==> flow/design.v <==
module fifo(clk, rst, write_en, write_data, read_en, read_data, empty, full);
input                     clk;
input                     rst;
input                     write_en;
input  [WIDTH-1:0]        write_data;
input                     read_en;
output [WIDTH-1:0]        read_data;
output reg                empty;
output reg                full;
parameter SIZE = 4;
parameter WIDTH = 8;
reg         [WIDTH-1:0] r_storage [SIZE-1:0];
reg  [$clog2(SIZE)-1:0] r_read_ptr;
reg  [$clog2(SIZE)-1:0] r_write_ptr;
reg                     r_rst_empty;
assign read_data    = r_storage[r_read_ptr];
wire  [$clog2(SIZE)-1:0] w_read_ptr_nxt  = r_read_ptr + 1;
wire  [$clog2(SIZE)-1:0] w_write_ptr_nxt = r_write_ptr + 1;
always @ (posedge clk or posedge rst) begin
  if (rst) begin
    r_read_ptr               <= 0;
	 r_write_ptr              <= 0;
	 full                     <= 0;
	 empty                    <= 1;
	 r_rst_empty              <= 0;
  end
  else begin
    if (r_rst_empty) begin
	   empty                  <= 0;
		r_rst_empty            <= 0;
	 end
	 if (write_en && read_en) begin
	   r_storage[r_write_ptr] <= write_data;
		r_write_ptr            <= r_write_ptr + 1;
		r_read_ptr             <= r_read_ptr + 1;
	 end else if (write_en && !full) begin
	   r_storage[r_write_ptr] <= write_data;
		r_rst_empty            <= 1;
		if (w_write_ptr_nxt == r_read_ptr) begin
		  full                 <= 1;
		end
		r_write_ptr            <= r_write_ptr + 1;
	 end else if (read_en && !empty) begin
		full                   <= 0;
		if (w_read_ptr_nxt == r_write_ptr) begin
		  empty                <= 1;
		end
		r_read_ptr             <= r_read_ptr + 1;
	 end
  end
end
endmodule
Tool chain data of fifo
What the tools print for fifo, step after step.
Line numbers count from 1 in the design file above.
{ "inputs": {"top_module": "fifo", "clock": "clk", "lib": "sky130hd", "lib_corner": "tt_025C_1v80"} }

Word-level counts
Counts by Yosys on the flattened word-level netlist (proc, flatten, opt, wreduce). Print and check cells are left out. Cells with the same type and inputs are merged into one.
{ "word_totals": {"reg_bits": 39, "inputBits": 12, "output_inout_bits": 10, "elab_cells": 64} }
{ "op_classes": {"n_addsub": 2, "n_eq": 10, "muxes": 28, "n_logic": 2, "reduce_logical": 13} }
{ "op_table": {"columns": ["op", "n"], "rows": [
  ["8-bit two-way mux", 12],
  ["8-bit case mux with 4-bit select", 1],
  ["1-bit two-way mux", 10],
  ["2-bit two-way mux", 5],
  ["2-bit == test with constant B", 4],
  ["2-bit nonzero test", 3],
  ["2-bit by 1-bit adder with 2-bit output with constant B", 2],
  ["2-bit by 1-bit == test with 1-bit output with constant B", 2],
  ["2-bit == test", 2],
  ["2-bit logical NOT", 2],
  ["2-bit AND reduction", 2],
  ["1-bit logical AND", 3],
  ["3-bit AND reduction", 1],
  ["1-bit NOT", 2],
  ["1-bit logical NOT", 2],
  ["2-bit by 1-bit != test with 1-bit output with constant B", 1],
  ["2-bit != test with constant B", 1]
]} }

Depth
Depth = most cells in a row (Yosys ltp): at word level without a register or memory, in the mapped netlist without a sequential cell, where the memories' decode and read muxes count.
{ "logic_depth": {"ltp_word": 6, "abc_area": 0, "ltp_mapped": 5, "mapped_depth_nobuf": 4} }

Mapped cells and area
The flow's flattened synthesis, as Yosys stat reports it; memories are mapped. The netlist is that of the ABC_AREA named above (0 if unset); the other value can give another one.
{ "types": {"columns": ["type", "n", "type_area_um2"], "rows": [
  ["sky130_fd_sc_hd__edfxtp_1", 32, 960.922],
  ["sky130_fd_sc_hd__dfrtp_1", 6, 150.144],
  ["sky130_fd_sc_hd__ha_1", 8, 100.096],
  ["sky130_fd_sc_hd__a222oi_1", 8, 80.077],
  ["sky130_fd_sc_hd__mux2i_1", 8, 80.077],
  ["sky130_fd_sc_hd__inv_1", 16, 60.058],
  ["sky130_fd_sc_hd__dfstp_2", 1, 26.275],
  ["sky130_fd_sc_hd__xnor2_1", 3, 26.275],
  ["sky130_fd_sc_hd__and2_1", 4, 25.024],
  ["sky130_fd_sc_hd__mux2_2", 2, 22.522],
  ["sky130_fd_sc_hd__xor2_1", 2, 17.517],
  ["sky130_fd_sc_hd__clkbuf_1", 3, 11.261],
  ["sky130_fd_sc_hd__o211a_1", 1, 10.01],
  ["sky130_fd_sc_hd__o21ai_0", 2, 10.01],
  ["sky130_fd_sc_hd__o32ai_1", 1, 8.758],
  ["sky130_fd_sc_hd__o41ai_1", 1, 8.758],
  ["sky130_fd_sc_hd__or3b_1", 1, 8.758],
  ["sky130_fd_sc_hd__nor3_1", 1, 5.005],
  ["sky130_fd_sc_hd__nand2_1", 1, 3.754]
]} }
{ "synth_totals": {"cell_count": 101, "mapped_area_um2": 1615.3, "seqArea_um2": 1137.3, "ffs": 39, "buf_cells": 3} }

Timing after synthesis
Path of least setup slack by OpenSTA after synthesis, without wires, with an ideal clock, recovery checks aside; 20% of the period is set as input and as output delay. Where synthesis merged equal registers, the netlist keeps one of their names.
{ "synth_timing": {"kind": "reg-to-output", "startpoint": "register r_read_ptr[0]", "endpoint": "output port read_data[0]", "clock_period_ns": 1.97, "out_delay_ns": 0.394, "t_first_pin_ns": 0.000, "t_arrival_ns": 1.334, "t_required_ns": 1.576, "slack_ns": 0.242, "path_delay_ns": 1.334, "driving_pins": 5, "n_path_buf": 1, "period_less_setup_slack_ns": 1.728} }
"path_delay_ns" = arrival - input delay + setup time.
A path that ends at an output port has no setup time.
"driving_pins": output pins that drive a net of the path, with the launching flip-flop's if there is one; two outputs of one cell count as two.
"period_less_setup_slack_ns" is the clock period less the worst setup slack; recovery checks do not enter. This is arithmetic on one report: input and output delays are still those of the set period (20% each).
The rows between start and end are the longest chain of elaborated cells between them; the timing report does not say that the signal goes this way. Where chains are equally long, one stands for them.
A line is the first line of the expression or statement that the cell stems from. Yosys adds cells for indexed reads and writes and turns some case tables into memories.
A register here has more assigning lines than the two given.
{ "synth_via": {"cell_sequence": "sky130_fd_sc_hd__dfrtp_1 > sky130_fd_sc_hd__inv_1 > sky130_fd_sc_hd__ha_1 > sky130_fd_sc_hd__clkbuf_1 > sky130_fd_sc_hd__mux2i_1", "elab_chain_len": 2, "cone_cells": 5, "lines_between": 1, "cone_classes": "eq/ne (3); mux (1); reduce/logical (1)"} }
{ "synth_rtl": {"columns": ["item", "line_no", "text"], "rows": [
  ["start, declared", 13, "reg  [$clog2(SIZE)-1:0] r_read_ptr;"],
  ["start, assigned", 35, "r_read_ptr <= r_read_ptr + 1;"],
  ["start, assigned", 48, "r_read_ptr <= r_read_ptr + 1;"],
  ["2-bit == test", 16, "assign read_data    = r_storage[r_read_ptr];"],
  ["8-bit case mux with 4-bit select", 16, null],
  ["end, declared", 7, "output [WIDTH-1:0]        read_data;"]
]} }
Some nets on the timed path still bear RTL names; the line given drives or declares the net.
{ "synth_nets": {"columns": ["signal", "line_no", "text"], "rows": [
  ["w_read_ptr_nxt[0]", 17, "wire  [$clog2(SIZE)-1:0] w_read_ptr_nxt  = r_read_ptr + 1;"]
]} }

Hand-over note for fifo

Below are 2 stored runs of the flow (Yosys, OpenROAD; platform sky130hd) on fifo, each with its settings, unordered. Constraints: input delay and output delay 20% of the set period each, output load 0.01 pF.

settings of stored run 1
{
  "period_ns": 1.04,
  "CORE_UTILIZATION": 71,
  "SETUP_SLACK_MARGIN": 0.24,
  "PLACE_DENSITY_LB_ADDON": 0.09,
  "TNS_END_PERCENT": 55,
  "MIN_ROUTING_LAYER": "met1",
  "CAP_MARGIN": 20,
  "CORE_MARGIN": 2,
  "SLEW_MARGIN": 20
}
report of stored run 1: did not finish, cts, DPL-0033

settings of stored run 2
{
  "period_ns": 1.11,
  "CORE_UTILIZATION": 71,
  "SETUP_SLACK_MARGIN": 0.26,
  "PLACE_DENSITY_LB_ADDON": 0.13,
  "CORE_ASPECT_RATIO": 1.43,
  "CORE_MARGIN": 10,
  "ABC_AREA": 1,
  "CTS_CLUSTER_SIZE": 75,
  "SLEW_MARGIN": 30,
  "MIN_ROUTING_LAYER": "met2",
  "MAX_ROUTING_LAYER": "met4",
  "CAP_MARGIN": 20
}
report of stored run 2: did not finish, cts, DPL-0038

End of note.
