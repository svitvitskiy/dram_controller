==> flow/design.v <==
module fake_dram #(
  parameter LOG_DRAM_SIZE = 6,
  parameter PAGE_LEN = 32,
  parameter LOG_ADDR_SIZE = LOG_DRAM_SIZE - $clog2(PAGE_LEN),
  parameter LOG_REQ_SIZE = 1 + LOG_ADDR_SIZE
)(
  input                     clk,
  input                     rst,
  output             [12:0] DRAM_ADDR,
  output              [1:0] DRAM_BA,
  output                    DRAM_CAS_N,
  output                    DRAM_CKE,
  output                    DRAM_CLK,
  output                    DRAM_CS_N,
  inout              [31:0] DRAM_DQ,
  output              [3:0] DRAM_DQM,
  output                    DRAM_RAS_N,
  output                    DRAM_WE_N,
  output reg                frq_read_en,
  input  [LOG_REQ_SIZE-1:0] frq_read_data,
  input                     frq_empty,
  output reg                fin_read_en,
  input      [PAGE_LEN-1:0] fin_read_data,
  input                     fin_empty,
  output reg                fout_write_en,
  output reg [PAGE_LEN-1:0] fout_write_data,
  input                     fout_full,
  output reg                error
);
localparam
  READ_REQ = 0,
  CMD_SEL = 1,
  READ_DATA = 2,
  WRITE_DATA = 3;
reg [1:0] r_state;
reg [LOG_REQ_SIZE-1:0] r_req;
always @ (posedge clk or posedge rst)
begin
  if (rst) begin
    r_state           <= 0;
    frq_read_en       <= 0;
    fin_read_en       <= 0;
    fout_write_en     <= 0;
	 error             <= 0;
	 r_req             <= 0;
  end
  else begin
	  case(r_state)
		 READ_REQ: begin
			fout_write_en <= 0;
			fin_read_en   <= 0;
			r_state       <= !frq_empty ? CMD_SEL : READ_REQ;
			r_req         <= frq_read_data;
			frq_read_en   <= !frq_empty;
		 end		 
		 CMD_SEL: begin
			frq_read_en   <= 0;
			r_state       <= r_req[0] ? WRITE_DATA : (!fout_full ? READ_DATA : CMD_SEL);
		 end		 
		 READ_DATA: begin
			fout_write_en   <= 1;
			fout_write_data <= r_req[LOG_REQ_SIZE-1:1];
			r_state         <= READ_REQ;
		 end
		 WRITE_DATA: begin
			r_state       <= !fin_empty ? READ_REQ : WRITE_DATA;
			error         <= error | (r_req[LOG_REQ_SIZE-1:1] != fin_read_data);
			fin_read_en   <= !fin_empty;
		 end
	  endcase
	end
end
endmodule
---- Reports on fake_dram ----
Tool output for the design above, in the order of the flow.
Lines are those of the file above, counted from 1.
Cell names lack the library's common part.
The mark n/a stands for no value.
design
  top ..................................... fake_dram
  clock ................................... clk
  cell library ............................ sky130hd
  timing corner ........................... tt_025C_1v80

---- Word-level counts ----
Yosys after proc, flatten, opt, wreduce and memory -nomap, before mapping. Memory bits, and registers merged into a memory's read port (data or address), are not among the register bits. Print and check cells are not counted. Equal cells are merged and count once.
word-level totals
  register bits ........................... 9
  bits of input ports ..................... 39
  cells after elaboration ................. 28
cells by class
  equality and inequality tests ........... 4
  mux-type cells .......................... 8
  bitwise gates (word level) .............. 2
  reductions and logical operators ........ 7
operators with widths
  kind                                                            count
  1-bit by 32-bit inequality test with 1-bit output               1
  2-bit parallel mux with 4-bit select                            1
  2-bit nonzero test                                              3
  1-bit parallel mux with 2-bit select                            3
  2-bit 2-to-1 mux                                                3
  2-bit equality test with constant B                             2
  1-bit logical NOT                                               2
  2-bit by 1-bit equality test with 1-bit output with constant B  1
  2-bit logical NOT                                               1
  2-bit AND reduction                                             1
  1-bit bitwise OR                                                1
  1-bit inverter                                                  1
  1-bit 2-to-1 mux                                                1

---- Longest topological paths ----
Depth = most cells in a row (Yosys ltp): at word level without a register or memory, in the mapped netlist without a sequential cell, where the memories' decode and read muxes count.
depth
  depth in word-level cells ............... 3
  ABC_AREA ................................ 0
  mapped depth ............................ 3

---- Netlist ----
The flow's flattened synthesis, as Yosys stat reports it; memories are mapped. The netlist is that of the ABC_AREA named above (0 if unset); the other value can give another one.
The area totals of this step are shown rounded.
cell types
  cell      count
  buf_4     56
  dfrtp_1   9
  nor4_2    4
  edfxtp_1  1
  dfstp_2   1
  nor4_1    4
  mux2_2    2
  a21o_1    2
  nor2b_1   2
  o32a_1    1
  a211o_1   1
  a22o_1    1
  xnor2_1   1
  a211oi_1  1
  inv_1     2
  nand3b_1  1
  nor2_1    2
  nor3b_1   1
Not listed: further types 6, cells in them 6.
mapped netlist
  cell count .............................. 98
  chip area (Yosys) ....................... 928.4 um^2
  sequential area ......................... 281.5 um^2
  flip-flop cells ......................... 11

---- Worst setup path after synthesis ----
Source: OpenSTA report_checks on the synthesized netlist (no wires, ideal clock, input and output delay 20% of the period each), path of least setup slack; recovery checks are left aside. Register names are those of the netlist, which keeps one name where synthesis merged equal registers.
timing after synthesis
  path kind ............................... flip-flop to flip-flop
  start point ............................. register error
  end point ............................... register error
  clock period ............................ 1.73 ns
  library setup time ...................... 0.126 ns
  arrival ................................. 1.100 ns
  required time ........................... 1.604 ns
  path slack .............................. 0.504 ns
  path delay .............................. 1.226 ns
  driving pins on the path ................ 4
  buffers on the path ..................... 0
  period reached after synthesis .......... 1.226 ns
"path delay" is the arrival time less input delay plus setup time.
"driving pins on the path" counts driving pins, that of a launching flip-flop among them; a cell with two outputs on the path counts twice.
"period reached after synthesis" = period - worst setup slack (recovery checks aside). The figure is calculated, with input and output delays left at 20% of the set period.
Between the ends stands the longest chain of elaborated cells between them, by number of cells; it is not shown to be the way that was timed. Of several equally long chains one is given.
Each line given opens the expression or statement behind the cell; cells for indexed reads and writes are added by Yosys, which also makes memories of some case tables.
between the ends, after synthesis
  cells stage by stage .................... dfrtp_1 nor4_2 nand4_1 o32a_1
  cells in the longest elaborated chain ... 1
  elaborated cells between the ends (all ways) .. 1
  source lines of those cells ............. 1
RTL lines, path after synthesis
  item              RTL line  text
  start, declared   28        output reg                error
  start, assigned   44        error <= 0;
  start, assigned   67        error <= error | (r_req[LOG_REQ_SIZE-1:1] != fin_read_data);
  1-bit bitwise OR  67
  end, assigned     44
  end, assigned     67
  end, declared     28

Lab notebook: fake_dram

fake_dram: 2 stored runs of the Yosys and OpenROAD flow on sky130hd. The settings differ; the order carries no meaning. The constraints put input and output delay at 20% of the set period each and load the outputs with 0.01 pF.

======== run 1 ========
==> flow/run.sh <==
#!/bin/bash
# the make line also repeats the synthesis and layout settings of config.mk as NAME=value (left out here)
make -C /OpenROAD-flow-scripts/flow DESIGN_CONFIG=/design/flow/config.mk WORK_HOME=/design/flow/orfs CLKGATE_MAP_FILE= finish
==> flow/config.mk <==
export PLATFORM = sky130hd
export DESIGN_NAME = fake_dram
export DESIGN_NICKNAME = fake_dram
export VERILOG_FILES = /design/flow/design.v
export SDC_FILE = /design/flow/constraint.sdc
export NUM_CORES = 4
export LEC_CHECK = 0
export CAP_MARGIN = 25
export CELL_PAD_IN_SITES_DETAIL_PLACEMENT = 2
export CORE_ASPECT_RATIO = 1.41
export CORE_MARGIN = 2
export CORE_UTILIZATION = 69
export CTS_CLUSTER_SIZE = 90
export GPL_ROUTABILITY_DRIVEN = 0
export GPL_TIMING_DRIVEN = 0
export MAX_ROUTING_LAYER = met4
export SLEW_MARGIN = 20
export TNS_END_PERCENT = 90
==> flow/constraint.sdc <==
create_clock -name core_clock -period 2.44 [get_ports {clk}]
set_input_delay 0.4880 -clock core_clock [delete_from_list [all_inputs] [get_ports {clk}]]
set_output_delay 0.4880 -clock core_clock [all_outputs]
set_load 0.01 [all_outputs]

-------- run 1 --------
  not finished: placement ended with error GPL-0301

======== run 2 ========
==> flow/run.sh <==
#!/bin/bash
# the make line also repeats the synthesis and layout settings of config.mk as NAME=value (left out here)
make -C /OpenROAD-flow-scripts/flow DESIGN_CONFIG=/design/flow/config.mk WORK_HOME=/design/flow/orfs CLKGATE_MAP_FILE= finish
==> flow/config.mk <==
export PLATFORM = sky130hd
export DESIGN_NAME = fake_dram
export DESIGN_NICKNAME = fake_dram
export VERILOG_FILES = /design/flow/design.v
export SDC_FILE = /design/flow/constraint.sdc
export NUM_CORES = 4
export LEC_CHECK = 0
export CAP_MARGIN = 20
export CORE_MARGIN = 2
export CORE_UTILIZATION = 67
export CTS_CLUSTER_DIAMETER = 194
export GPL_ROUTABILITY_DRIVEN = 0
export GPL_TIMING_DRIVEN = 0
export HOLD_SLACK_MARGIN = 0.18
export MAX_ROUTING_LAYER = met4
export PLACE_DENSITY = 0.46
export SETUP_SLACK_MARGIN = 0.24
export SLEW_MARGIN = 25
export TNS_END_PERCENT = 25
==> flow/constraint.sdc <==
create_clock -name core_clock -period 1.23 [get_ports {clk}]
set_input_delay 0.2460 -clock core_clock [delete_from_list [all_inputs] [get_ports {clk}]]
set_output_delay 0.2460 -clock core_clock [all_outputs]
set_load 0.01 [all_outputs]

-------- run 2 --------
  not finished: placement ended with error GPL-0301
